==> flow/design.v <==
module task_2a
#(parameter key_length = 3)
(
   input  logic        clk,     
   input  logic        on_sig,  
   input  logic [23:0] secret_key,
   input  logic [7:0]  q_s,
   output logic [7:0]  addr_s,
   output logic [7:0]  data_s,
   output logic        wren_s,  
   output logic        finished_sig 
);
typedef enum logic [3:0] {idle_state, 
                          si_rd, si_reg, 
                          skb_reg,
                          j_reg, 
                          sj_rd, sj_reg, 
                          tmp_reg, 
                          cpy_sj_wr, cpy_si_wr, 
                          fin_reg, i_reg, 
                          finished_state} statetype;
statetype state = idle_state;
logic increment_bit, fin_reg_in, fin_reg_out, started = 1'b0;  
logic [1:0] sk_idx;
logic [7:0] i_reg_in,      i_reg_out,
            j_reg_in,      j_reg_out,
            skb_reg_in,    skb_reg_out,
            si_reg_in,     si_reg_out,
            sj_reg_in,     sj_reg_out,
            tmp_reg_in,    tmp_reg_out;
always_ff @(posedge clk)
   if (!(on_sig | started)) 
      begin
         state <= idle_state;
         { i_reg_out, j_reg_out, 
           skb_reg_out, 
           si_reg_out, sj_reg_out, 
           tmp_reg_out, 
           fin_reg_out }
        <= 0;
      end
   else
      begin
         started              <= 1'b1;
         i_reg_out            <= i_reg_in;
         j_reg_out            <= j_reg_in;
         skb_reg_out          <= skb_reg_in;
         si_reg_out           <= si_reg_in;
         sj_reg_out           <= sj_reg_in;
         tmp_reg_out          <= tmp_reg_in;
         fin_reg_out          <= fin_reg_in;
         case (state)
            idle_state: state <= skb_reg;
            skb_reg:    state <= si_rd;
            si_rd:      state <= si_reg;
            si_reg:     state <= j_reg;
            j_reg:      state <= sj_rd;
            sj_rd:      state <= sj_reg;
            sj_reg:     state <= tmp_reg;
            tmp_reg:    state <= cpy_sj_wr;
            cpy_sj_wr:  state <= cpy_si_wr;
            cpy_si_wr:  state <= fin_reg;
            fin_reg:    state <= i_reg;
            i_reg:
               begin
                  if (fin_reg_out)
                        state <= finished_state;
                  else
                        state <= skb_reg;
               end
            finished_state: 
                        state <= finished_state;
            default:    state <= state;
   endcase
      end
always_comb
   begin
   sk_idx = (i_reg_out % key_length);
   case (sk_idx)
      2'b10:   skb_reg_in  = secret_key[7:0];
      2'b01:   skb_reg_in  = secret_key[15:8];
      2'b00:   skb_reg_in  = secret_key[23:16];
      default: skb_reg_in  = secret_key[7:0];
   endcase
   increment_bit   = ~fin_reg_out;
   case (state)
      j_reg:
         begin
            i_reg_in   = i_reg_out;
            j_reg_in   = (j_reg_out + si_reg_out + skb_reg_out);
            si_reg_in  = si_reg_out;
            sj_reg_in  = sj_reg_out;
            tmp_reg_in = si_reg_out;
            fin_reg_in = fin_reg_out;
         end
      si_reg:
         begin
            i_reg_in   = i_reg_out;
            j_reg_in   = j_reg_out;
            si_reg_in  = q_s;
            sj_reg_in  = sj_reg_out;
            tmp_reg_in = si_reg_out;
            fin_reg_in = fin_reg_out;
         end
      sj_reg:
         begin
            i_reg_in   = i_reg_out;
            j_reg_in   = j_reg_out;
            si_reg_in  = si_reg_out;
            sj_reg_in  = q_s;
            tmp_reg_in = si_reg_out;
            fin_reg_in = fin_reg_out;
         end
      tmp_reg:
         begin
            i_reg_in   = i_reg_out;
            j_reg_in   = j_reg_out;
            si_reg_in  = si_reg_out;
            sj_reg_in  = sj_reg_out;
            tmp_reg_in = si_reg_out;
            fin_reg_in = fin_reg_out;
         end
      fin_reg:
         begin
            i_reg_in   = i_reg_out;
            j_reg_in   = j_reg_out;
            si_reg_in  = si_reg_out;
            sj_reg_in  = sj_reg_out;
            tmp_reg_in = tmp_reg_out;
            fin_reg_in = &i_reg_out;  
         end
      i_reg:
         begin
            if (fin_reg_out)
               i_reg_in = i_reg_out;
            else
               i_reg_in = i_reg_out + increment_bit;
            j_reg_in   = j_reg_out;
            si_reg_in  = si_reg_out;
            sj_reg_in  = sj_reg_out;
            tmp_reg_in = tmp_reg_out;
            fin_reg_in = fin_reg_out;
         end
      default:
         begin
            i_reg_in   = i_reg_out;
            j_reg_in   = j_reg_out;
            si_reg_in  = si_reg_out;
            sj_reg_in  = sj_reg_out;
            tmp_reg_in = tmp_reg_out;
            fin_reg_in = fin_reg_out;
         end
   endcase
   end
always_comb
   begin
      case(state)
         idle_state:
            begin 
               wren_s       = 1'b0;
               addr_s       = 1'b0;
               data_s       = 1'b0;
            end
         si_rd:
            begin
               wren_s       = 1'b0;
               addr_s       = i_reg_out;
               data_s       = 1'b0;
            end
         sj_rd:
            begin
               wren_s       = 1'b0;
               addr_s       = j_reg_out;
               data_s       = 1'b0;
            end
         cpy_sj_wr:
            begin
               wren_s       = 1'b1;
               addr_s       = i_reg_out;
               data_s       = sj_reg_out;
            end
         cpy_si_wr:
            begin
               wren_s       = 1'b1;
               addr_s       = j_reg_out;
               data_s       = tmp_reg_out;
            end
         default:
            begin
               wren_s       = 1'b0;
               addr_s       = 1'b0;
               data_s       = 1'b0;
            end
      endcase
      finished_sig = fin_reg_out;
   end
endmodule  
Tool chain data of task_2a
Tool output for the design above, in the order of the flow.
Line numbers count from 1 in the design file above.
Cell names lack the library's common part.
{"block": "inputs", "design": "task_2a", "clock": "clk", "lib": "sky130hd", "corner": "tt_025C_1v80"}

Word level
Source: Yosys, flattened and elaborated, memories not mapped. Widths are those after wreduce. Registers that Yosys merges into a memory's read port (data or address) are not register bits. Print and check cells do not count. Equal cells are merged and count once.
{"block": "classes", "addsub": 3, "div_mod_pow": 1, "n_eq": 13, "mux": 6, "logic": 2, "reduce_logical": 9}
{"block": "ops", "cell": "8-bit by 2-bit modulo with 32-bit output with constant B", "count": 1}
{"block": "ops", "cell": "4-bit parallel mux with 13-bit select", "count": 1}
{"block": "ops", "cell": "8-bit parallel mux with 2-bit select", "count": 3}
{"block": "ops", "cell": "4-bit equality test with constant B", "count": 5}
{"block": "ops", "cell": "4-bit by 3-bit equality test with 1-bit output with constant B", "count": 4}
{"block": "ops", "cell": "8-bit adder", "count": 2}
{"block": "ops", "cell": "13-bit nonzero test", "count": 1}
{"block": "ops", "cell": "4-bit by 2-bit equality test with 1-bit output with constant B", "count": 2}
{"block": "ops", "cell": "8-bit by 1-bit adder with 8-bit output", "count": 1}
{"block": "ops", "cell": "8-bit AND reduction", "count": 1}
{"block": "ops", "cell": "2-bit OR reduction", "count": 3}
{"block": "ops", "cell": "4-bit by 1-bit equality test with 1-bit output with constant B", "count": 1}
{"block": "ops", "cell": "4-bit logical NOT", "count": 1}
{"block": "ops", "cell": "4-bit OR reduction", "count": 1}
{"block": "ops", "cell": "4-bit two-way mux", "count": 1}
{"block": "ops", "cell": "2-bit by 1-bit equality test with 1-bit output with constant B", "count": 1}
{"block": "ops", "cell": "2-bit logical NOT", "count": 1}
{"block": "ops", "cell": "2-bit AND reduction", "count": 1}
{"block": "ops", "cell": "1-bit OR", "count": 1}
{"block": "ops", "cell": "1-bit inverter", "count": 1}
{"block": "ops", "cell": "1-bit two-way mux", "count": 1}
{"block": "bits", "regBits": 54, "in_bits": 34, "out_inout_bits": 18, "word_cells": 43}

Longest topological paths
Depth = most cells in a row (Yosys ltp): at word level without a register or memory, in the mapped netlist without a sequential cell, where the memories' decode and read muxes count.
{"block": "logic_depth", "ltp_word": 3, "ABC_AREA": 0, "depth_mapped": 21, "mapped_depth_nobuf": 17}

Mapped cells and area
Source: synth_stat.txt of the flow (Yosys; design flattened, memories mapped). It holds for the ABC_AREA given above (unset counts as 0); a run with the other value may have another netlist.
{"block": "synth_totals", "cells": 455, "mapped_area_um2": 3681.0, "seqArea_um2": 1091.0, "ffs": 54}
{"block": "types", "cell_type": "dfxtp_1", "count": 53, "area_total_um2": 1.06E+03}
{"block": "types", "cell_type": "mux2i_1", "count": 26, "area_total_um2": 260.25}
{"block": "types", "cell_type": "nor2_1", "count": 62, "area_total_um2": 232.723}
{"block": "types", "cell_type": "nand2_1", "count": 47, "area_total_um2": 176.419}
{"block": "types", "cell_type": "fa_1", "count": 8, "area_total_um2": 160.154}
{"block": "types", "cell_type": "ha_1", "count": 11, "area_total_um2": 137.632}
{"block": "types", "cell_type": "o21ai_0", "count": 27, "area_total_um2": 135.13}
{"block": "types", "cell_type": "a21oi_1", "count": 26, "area_total_um2": 130.125}
{"block": "types", "cell_type": "a31oi_1", "count": 15, "area_total_um2": 93.84}
{"block": "types", "cell_type": "xnor2_1", "count": 9, "area_total_um2": 78.826}
{"block": "types", "cell_type": "clkbuf_1", "count": 19, "area_total_um2": 71.318}
{"block": "types", "cell_type": "a22o_1", "count": 8, "area_total_um2": 70.067}
{"block": "types", "cell_type": "xor2_1", "count": 7, "area_total_um2": 61.309}
{"block": "types", "cell_type": "a22oi_1", "count": 8, "area_total_um2": 60.058}
{"block": "types", "cell_type": "inv_1", "count": 16, "area_total_um2": 60.058}
{"block": "types", "cell_type": "a2111oi_4", "count": 2, "area_total_um2": 55.053}
{"block": "types", "cell_type": "nand3_1", "count": 11, "area_total_um2": 55.053}
{"block": "types", "cell_type": "o21ai_1", "count": 9, "area_total_um2": 45.043}
Not listed: further types 46, cells in them 91.

Timing after synthesis
Path of least setup slack by OpenSTA after synthesis, without wires, with an ideal clock, recovery checks aside; 20% of the period is set as input and as output delay. Where synthesis merged equal registers, the netlist keeps one of their names.
{"block": "synth_path", "kind": "flip-flop to flip-flop", "start": "register i_reg_out[6]", "end": "register skb_reg_out[0]", "tclk_ns": 4.45, "setup_ns": 0.138, "launch_ns": 0.000, "arrival_ns": 4.253, "required_ns": 4.312, "path_slack_ns": 0.060, "delay_ns": 4.391, "driving_pins": 21, "path_buffers": 3, "synth_period_reached_ns": 4.39}
"delay_ns" is the arrival time less input delay plus setup time.
"driving_pins" counts driving pins, that of a launching flip-flop among them; a cell with two outputs on the path counts twice.
"synth_period_reached_ns" = period - worst setup slack (recovery checks aside). The figure is calculated, with input and output delays left at 20% of the set period.
Between the ends stands the longest chain of elaborated cells between them, by number of cells; it is not shown to be the way that was timed. Of several equally long chains one is given.
Each line given opens the expression or statement behind the cell; cells for indexed reads and writes are added by Yosys, which also makes memories of some case tables.
{"block": "synth_via", "cell_sequence": "dfxtp_1 -> buf_2 -> buf_1 -> clkbuf_1 -> ha_1 -> nand4bb_1 -> o211a_4 -> o21ai_4 -> nor3_1 -> o41a_1 -> ha_1 -> nor2_1 -> nand2_1 -> a211oi_4 -> xnor2_2 -> ha_1 -> inv_1 -> nor3_1 -> a311o_1 -> o21ai_0 -> a31oi_1", "elab_chain_len": 3}
{"block": "synth_lines", "item": "start, declared", "line_no": 25, "rtl": "logic [7:0] i_reg_in,      i_reg_out,"}
{"block": "synth_lines", "item": "start, assigned", "line_no": 45, "rtl": "i_reg_out            <= i_reg_in;"}
{"block": "synth_lines", "item": "8-bit by 2-bit modulo with 32-bit output", "line_no": 78, "rtl": "sk_idx = (i_reg_out % key_length);"}
{"block": "synth_lines", "item": "2-bit logical NOT", "line_no": 79, "rtl": "case (sk_idx)"}
{"block": "synth_lines", "item": "8-bit parallel mux with 2-bit select", "line_no": 79}
{"block": "synth_lines", "item": "end, assigned", "line_no": 47, "rtl": "skb_reg_out          <= skb_reg_in;"}
{"block": "synth_lines", "item": "end, declared", "line_no": 27, "rtl": "skb_reg_in,    skb_reg_out,"}

Path in the finished layout
From the final timing report of run A: the path of least setup slack in the routed layout; clock arrival at registers is part of the times.
{"block": "layout_path", "kind": "flip-flop to flip-flop", "start": "register i_reg_out[4]", "end": "register skb_reg_out[7]", "tclk_ns": 5.06, "setup_ns": 0.07, "launch_ns": 0.30, "arrival_ns": 4.82, "required_ns": 5.29, "path_slack_ns": 0.47, "driving_pins": 17, "path_buffers": 0}
Between the ends stands the longest chain of elaborated cells between them, by number of cells; it is not shown to be the way that was timed. Of several equally long chains one is given.
{"block": "layout_via", "cell_sequence": "dfxtp_1 -> and2b_4 -> a32oi_2 -> and3_1 -> nor3_1 -> o41a_1 -> ha_1 -> nor2_1 -> nand2_1 -> a211oi_4 -> xnor2_2 -> ha_1 -> nor2_1 -> nand2b_1 -> o211ai_1 -> o21ai_0 -> a31oi_1", "elab_chain_len": 3}
{"block": "layout_lines", "item": "start, declared", "line_no": 25, "rtl": "logic [7:0] i_reg_in,      i_reg_out,"}
{"block": "layout_lines", "item": "start, assigned", "line_no": 45, "rtl": "i_reg_out            <= i_reg_in;"}
{"block": "layout_lines", "item": "8-bit by 2-bit modulo with 32-bit output", "line_no": 78, "rtl": "sk_idx = (i_reg_out % key_length);"}
{"block": "layout_lines", "item": "2-bit logical NOT", "line_no": 79, "rtl": "case (sk_idx)"}
{"block": "layout_lines", "item": "8-bit parallel mux with 2-bit select", "line_no": 79}
{"block": "layout_lines", "item": "end, assigned", "line_no": 47, "rtl": "skb_reg_out          <= skb_reg_in;"}
{"block": "layout_lines", "item": "end, declared", "line_no": 27, "rtl": "skb_reg_in,    skb_reg_out,"}

## Implementation results

Module task_2a, platform sky130hd: 2 stored runs of the flow (Yosys, OpenROAD) with differing settings, in no particular order. Input and output delays are each 20% of the period that was set; the output load is 0.01 pF.
By "achievedPeriod_ns" is meant the clock period of the run minus its worst setup slack. This is arithmetic on one report: input and output delays are still those of the set period (20% each).
By "final_power_w" is meant OpenSTA's value without simulated activity: inputs other than the clock are taken to toggle once in ten clock periods, and the tool carries that through the logic.

{"run": "run A", "settings": { "period_ns": 5.06, "CAP_MARGIN": 20, "CORE_MARGIN": 2, "CORE_UTILIZATION": 40, "SLEW_MARGIN": 20 }, "results": { "achievedPeriod_ns": 4.586, "design_die_area_um2": 9986.0, "finalUtil_pct": 47.8, "setup_worst_slack_ns": 0.474, "timing.hold.ws_ns": 0.459, "layout_stdcell_area_um2": 4331.6, "synth_chip_area_um2": 3681.0, "final_power_w": 0.00184 }}
{"run": "run B", "settings": { "period_ns": 6.7, "CORE_UTILIZATION": 47, "SETUP_SLACK_MARGIN": -0.08, "PLACE_DENSITY_LB_ADDON": 0.27, "CORE_ASPECT_RATIO": 0.53, "CELL_PAD_IN_SITES_GLOBAL_PLACEMENT": 0, "TNS_END_PERCENT": 70, "GPL_ROUTABILITY_DRIVEN": 1, "CTS_CLUSTER_SIZE": 92, "CAP_MARGIN": 30, "MIN_ROUTING_LAYER": "met1", "CORE_MARGIN": 2, "SLEW_MARGIN": 20 }, "results": { "design_die_area_um2": 8592.1, "achievedPeriod_ns": 5.067, "layout_stdcell_area_um2": 4399.2, "synth_chip_area_um2": 3681.0, "final_power_w": 0.00149, "finalUtil_pct": 58.1, "timing.hold.ws_ns": 0.456, "setup_worst_slack_ns": 1.633 }}
